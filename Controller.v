==> flow/design.v <==
`timescale 1ns / 1ps
module Controller(
    clock,
    sig_Lid_Closed,
    sig_Coin,
    sig_Cancel,
    sig_Time_Out,
    sig_Out_Of_Balance,
    sig_Motor_Failure,
    sig_Full,
    sig_Temperature,
    sig_Wash_Completed,
    sig_Rinse_Completed,
    sig_Spin_Completed,
    start,
    ready,
    fill_Water_Operation,
    heat_Water_Operation,
    wash_Operation,
    rinse_Operation,
    spin_Operation,
    fault,
    coin_Return,
    water_Intake,
    fault_Cleared,
    state
    );
    input clock;
    input sig_Lid_Closed;
    input sig_Coin;
    input sig_Cancel;
    input sig_Time_Out;
    input sig_Out_Of_Balance;
    input sig_Motor_Failure;
    input sig_Full;
    input sig_Temperature;
    input sig_Wash_Completed;
    input sig_Rinse_Completed;
    input sig_Spin_Completed;
    output start;
    output ready;
    output fill_Water_Operation;
    output heat_Water_Operation;
    output wash_Operation;
    output rinse_Operation;
    output spin_Operation;
    output fault;
    output coin_Return;
    output water_Intake;
    output fault_Cleared;
    output [2:0] state;
    parameter STATE_START = 3'd0 ;
    parameter STATE_READY = 3'd1;
    parameter STATE_FILL_WATER = 3'd2;
    parameter STATE_HEAT_WATER = 3'd3;
    parameter STATE_WASH = 3'd4;
    parameter STATE_RINSE = 3'd5;
    parameter STATE_SPIN = 3'd6;
    parameter STATE_FAULT = 3'd7;
    reg state = STATE_START;
    reg [2:0] next_State;
    always @(posedge  clock) begin
        state = next_State;
    end
    always @(posedge clock) begin
        case (state)
            STATE_START: begin
                if (sig_Coin == 1)
                    next_State = STATE_READY;
                else 
                    next_State = STATE_START;
            end
            STATE_READY: begin
                if (sig_Lid_Closed == 1)
                    next_State = STATE_FILL_WATER;
                else if (sig_Cancel == 1)
                    next_State = STATE_START;
            end
            STATE_FILL_WATER: begin
                if (sig_Cancel == 1)
                    next_State = STATE_START;
                else if (sig_Full == 1)
                    next_State = STATE_HEAT_WATER;
                else if (sig_Time_Out == 1)
                    next_State = STATE_FAULT;
                else 
                    next_State = STATE_FILL_WATER;
            end
            STATE_HEAT_WATER: begin
                if (sig_Cancel == 1)
                    next_State = STATE_START;
                else if (sig_Temperature == 1) 
                    next_State = STATE_WASH;
                else if (sig_Time_Out == 1) 
                    next_State = STATE_FAULT;
                else 
                    next_State = STATE_HEAT_WATER;
            end
            STATE_WASH: begin
                if (sig_Cancel == 1)
                    next_State = STATE_START;
                else if (sig_Wash_Completed == 1) 
                    next_State = STATE_RINSE;
                else if (sig_Out_Of_Balance == 1)
                    next_State = STATE_FAULT;
                else 
                    next_State = STATE_WASH;
            end
            STATE_RINSE: begin
                if (sig_Cancel == 1)
                    next_State = STATE_START;
                else if (sig_Rinse_Completed == 1) 
                    next_State = STATE_SPIN;
                else if (sig_Motor_Failure == 1) 
                    next_State = STATE_FAULT;
                else 
                    next_State = STATE_RINSE;
            end
            STATE_SPIN: begin
                if (sig_Cancel == 1)
                    next_State = STATE_START;
                else if (sig_Spin_Completed == 1) 
                    next_State = STATE_START;
                else if (sig_Motor_Failure == 1 | sig_Out_Of_Balance == 1) 
                    next_State = STATE_FAULT;
                else 
                    next_State = STATE_SPIN;
            end
            STATE_FAULT:
                next_State = STATE_READY;
            default: 
                next_State = STATE_START;
        endcase    
    end
    assign start = (state == STATE_START) ? 1'b1 : 1'b0;
    assign ready = (state == STATE_READY)? 1'b1: 1'b0;
    assign fill_Water_Operation = (state == STATE_FILL_WATER)? 1'b1: 1'b0;
    assign heat_Water_Operation = (state == STATE_HEAT_WATER)? 1'b1: 1'b0;
    assign wash_Operation = (state == STATE_WASH)? 1'b1: 1'b0;
    assign rinse_Operation = (state == STATE_RINSE)? 1'b1: 1'b0;
    assign spin_Operation = (state ==STATE_SPIN)? 1'b1: 1'b0;
    assign fault = (state == STATE_FAULT)? 1'b1: 1'b0;
    assign coin_Return = (state == STATE_READY)? 1'b1: 1'b0;
    assign water_Intake = ((state == STATE_FILL_WATER) || (state == STATE_RINSE))? 1'b1: 1'b0;
    assign fault_Cleared = (state == STATE_FAULT)? 1'b1: 1'b0;
endmodule
* Tool chain data of Controller
The steps from the RTL of Controller to its reports follow in flow order.
Line numbers count from 1 in the design file above.
Library cell names are shortened.
A cell with -- has no value.
- Top :: Controller
- Clock port :: clock
- Standard-cell library :: sky130hd
- Timing corner :: tt_025C_1v80

* Elaborated design
Source: Yosys, flattened and elaborated, memories not mapped. Widths are those after wreduce. Registers that Yosys merges into a memory's read port (data or address) are not register bits. Print and check cells do not count. Equal cells are merged and count once.
- Elaborated cells :: 41
- Input port bits :: 12
- Register bits :: 6
- Mux-type cells :: 28
- Equality and inequality tests :: 8
- Reduce/logical cells :: 2
- Bitwise logic cells :: 1
** Operators by type and width (count)
- 3-bit two-way mux :: 12
- 3-bit case mux with 8-bit select :: 1
- 3-bit equality test (second input constant) :: 4
- 1-bit two-way mux :: 11
- 2-bit two-way mux :: 4
- 3-bit by 2-bit equality test with 1-bit output (second input constant) :: 2
- 3-bit by 1-bit equality test with 1-bit output (second input constant) :: 1
- 3-bit inequality test (second input constant) :: 1
- 3-bit zero test :: 1
- 1-bit OR :: 1
- 1-bit logical OR :: 1

* Longest topological paths
Depth = most cells in a row (Yosys ltp): at word level without a register or memory, in the mapped netlist without a sequential cell, where the memories' decode and read muxes count.
- Depth after elaboration :: 5
- ABC_AREA :: 0
- Gate-level depth with buffers :: 5
- Depth with buffers taken out :: 4

* Netlist
Yosys stat after the flow's synthesis: flattened, memories mapped to cells. It holds for the ABC_AREA given above (unset counts as 0); a run with the other value may have another netlist.
Totals and module areas in this step are rounded.
** Cells by type
- edfxtp_1 :: count 3, total area 90.086 um^2
- dfxtp_1 :: count 3, total area 60.058 um^2
- nor2_1 :: count 10, total area 37.536 um^2
- buf_4 :: count 3, total area 22.522 um^2
- a21oi_1 :: count 3, total area 15.014 um^2
- nand3b_1 :: count 2, total area 15.014 um^2
- o21bai_1 :: count 2, total area 15.014 um^2
- nand2b_4 :: count 1, total area 13.763 um^2
- nor4_2 :: count 1, total area 12.512 um^2
- o211ai_2 :: count 1, total area 12.512 um^2
- buf_6 :: count 1, total area 11.261 um^2
- inv_1 :: count 3, total area 11.261 um^2
- o21bai_2 :: count 1, total area 11.261 um^2
- a2111oi_0 :: count 1, total area 8.758 um^2
- a21oi_2 :: count 1, total area 8.758 um^2
- o31a_1 :: count 1, total area 8.758 um^2
- a211oi_1 :: count 1, total area 7.507 um^2
- a21o_1 :: count 1, total area 7.507 um^2
Not listed: further types 10, cells in them 11.
- Buffers :: 4
- Cells in the netlist :: 50
- Flip-flops :: 6
- Mapped area :: 432 um^2

* Worst setup path after synthesis
Path of least setup slack by OpenSTA after synthesis, without wires, with an ideal clock, recovery checks aside; 20% of the period is set as input and as output delay. Where synthesis merged equal registers, the netlist keeps one of their names.
- Kind :: reg2out
- Start point :: reg state[0]
- End point :: out ready
- Required time :: 1.320 ns
- Path buffers :: 1
- Clock period :: 1.65 ns
- External output delay :: 0.330 ns
- Path delay :: 1.120 ns
- Time at the first pin :: 0.000 ns
- Stages on the path :: 4
- Arrival :: 1.120 ns
- Setup slack :: 0.200 ns
- Synthesis period reached :: 1.45 ns
"path delay" = arrival - input delay + setup time.
A path that ends at an output port has no setup time.
"stages on the path" counts driving pins, that of a launching flip-flop among them; a cell with two outputs on the path counts twice.
"synthesis period reached" is the clock period less the worst setup slack; recovery checks do not enter. This is arithmetic on one report: input and output delays are still those of the set period (20% each).
The rows between start and end are the longest chain of elaborated cells between them; the timing report does not say that the signal goes this way. Where chains are equally long, one stands for them.
A line is the first line of the expression or statement that the cell stems from. Yosys adds cells for indexed reads and writes and turns some case tables into memories.
- Path through :: dfxtp_1 -> or2b_1 -> nor2_1 -> buf_4
- Length of the longest elaborated chain :: 2
- Elaborated cells between the ends (all ways) :: 2
** Ends and longest elaborated chain, after synthesis
- from (decl) :: RTL line 51 : output [2:0] state;
- from (assign) :: RTL line 63 : state = next_State;
- 3-bit by 1-bit equality test with 1-bit output :: RTL line 136 : assign ready = (state == STATE_READY)? 1'b1: 1'b0;
- 1-bit two-way mux :: RTL line 136
- to (decl) :: RTL line 41 : output ready;
Nets of the timed path that keep an RTL name, with a line that drives or declares them; the list need not be complete.
** Named nets, after synthesis
- coin_Return :: RTL line 143 : assign coin_Return = (state == STATE_READY)? 1'b1: 1'b0;

* Timing after layout
Path of least setup slack in the final report of run 1 (OpenROAD, finished layout, wires in). Where an end is a register, its clock arrival counts in the times.
- Kind :: reg2out
- Start point :: reg state[0]
- End point :: out fault
- Setup slack :: 0.12 ns
- Stages on the path :: 5
- Arrival :: 1.50 ns
- External output delay :: 0.40 ns
- Path buffers :: 2
- Clock period :: 2.02 ns
- Time at the first pin :: 0.24 ns
- Required time :: 1.62 ns
The rows between start and end are the longest chain of elaborated cells between them; the timing report does not say that the signal goes this way. Where chains are equally long, one stands for them.
- Path through :: dfxtp_1 -> buf_4 -> inv_1 -> nor2_1 -> clkdlybuf4s50_1
- Length of the longest elaborated chain :: 2
- Elaborated cells between the ends (all ways) :: 2
** Ends and longest elaborated chain, post-layout
- from (decl) :: RTL line 51 : output [2:0] state;
- from (assign) :: RTL line 63 : state = next_State;
- 3-bit equality test :: RTL line 142 : assign fault = (state == STATE_FAULT)? 1'b1: 1'b0;
- 1-bit two-way mux :: RTL line 142
- to (decl) :: RTL line 47 : output fault;

Appendix: measured runs

Measured data: module Controller, platform sky130hd, 2 stored runs of the flow under differing settings, order arbitrary. Input and output delays are each 20% of the period that was set; the output load is 0.01 pF.
"period reached" = clock period - worst setup slack. The figure is calculated, with input and output delays left at 20% of the set period.
"time used up by the worst setup path" is the time allowed to the run's worst setup path (the clock period less input and output delay, where it has them) less its slack. Clock arrival times count: a late capture clock shortens it, a late launch clock lengthens it.
By "power consumption" is meant OpenSTA's value without simulated activity: inputs other than the clock are taken to toggle once in ten clock periods, and the tool carries that through the logic.
The results are shown rounded.

* Run 1
** Files
==> flow/run.sh <==
#!/bin/bash
# the make line also repeats the synthesis and layout settings of config.mk as NAME=value (left out here)
make -C /OpenROAD-flow-scripts/flow DESIGN_CONFIG=/design/flow/config.mk WORK_HOME=/design/flow/orfs CLKGATE_MAP_FILE= finish
==> flow/config.mk <==
export PLATFORM = sky130hd
export DESIGN_NAME = Controller
export DESIGN_NICKNAME = Controller
export VERILOG_FILES = /design/flow/design.v
export SDC_FILE = /design/flow/constraint.sdc
export NUM_CORES = 4
export LEC_CHECK = 0
export CAP_MARGIN = 20
export CELL_PAD_IN_SITES_GLOBAL_PLACEMENT = 1
export CORE_MARGIN = 2
export CORE_UTILIZATION = 37
export CTS_CLUSTER_SIZE = 71
export GPL_ROUTABILITY_DRIVEN = 0
export MAX_ROUTING_LAYER = met4
export PLACE_DENSITY_LB_ADDON = 0.21
export SETUP_SLACK_MARGIN = 0.2
export SLEW_MARGIN = 20
export TNS_END_PERCENT = 40
==> flow/constraint.sdc <==
create_clock -name core_clock -period 2.02 [get_ports {clock}]
set_input_delay 0.4040 -clock core_clock [delete_from_list [all_inputs] [get_ports {clock}]]
set_output_delay 0.4040 -clock core_clock [all_outputs]
set_load 0.01 [all_outputs]
** Results
- Netlist area reported by Yosys :: 432 um^2
- Overall die area :: 1460 um^2
- Standard-cell area after layout :: 728 um^2
- Final utilization :: 0.664
- Worst setup slack after layout :: 0.116 ns
- Final setup TNS :: 0.000 ns
- Worst hold slack after layout :: 0.345 ns
- Power consumption :: 0.898 mW
- Period reached :: 1.904 ns
- Time used up by the worst setup path :: 1.50 ns
- Critical path kind :: reg2out

* Run 2
** Files
==> flow/run.sh <==
#!/bin/bash
# the make line also repeats the synthesis and layout settings of config.mk as NAME=value (left out here)
make -C /OpenROAD-flow-scripts/flow DESIGN_CONFIG=/design/flow/config.mk WORK_HOME=/design/flow/orfs CLKGATE_MAP_FILE= finish
==> flow/config.mk <==
export PLATFORM = sky130hd
export DESIGN_NAME = Controller
export DESIGN_NICKNAME = Controller
export VERILOG_FILES = /design/flow/design.v
export SDC_FILE = /design/flow/constraint.sdc
export NUM_CORES = 4
export LEC_CHECK = 0
export CAP_MARGIN = 20
export CORE_MARGIN = 2
export CORE_UTILIZATION = 40
export SLEW_MARGIN = 20
==> flow/constraint.sdc <==
create_clock -name core_clock -period 1.53 [get_ports {clock}]
set_input_delay 0.3060 -clock core_clock [delete_from_list [all_inputs] [get_ports {clock}]]
set_output_delay 0.3060 -clock core_clock [all_outputs]
set_load 0.01 [all_outputs]
** Results
- Netlist area reported by Yosys :: 432 um^2
- Overall die area :: 1360 um^2
- Standard-cell area after layout :: 772 um^2
- Final utilization :: 0.801
- Worst setup slack after layout :: 0.043 ns
- Final setup TNS :: 0.000 ns
- Worst hold slack after layout :: 0.358 ns
- Power consumption :: 1.25 mW
- Period reached :: 1.487 ns
- Time used up by the worst setup path :: 1.18 ns
- Critical path kind :: reg2out
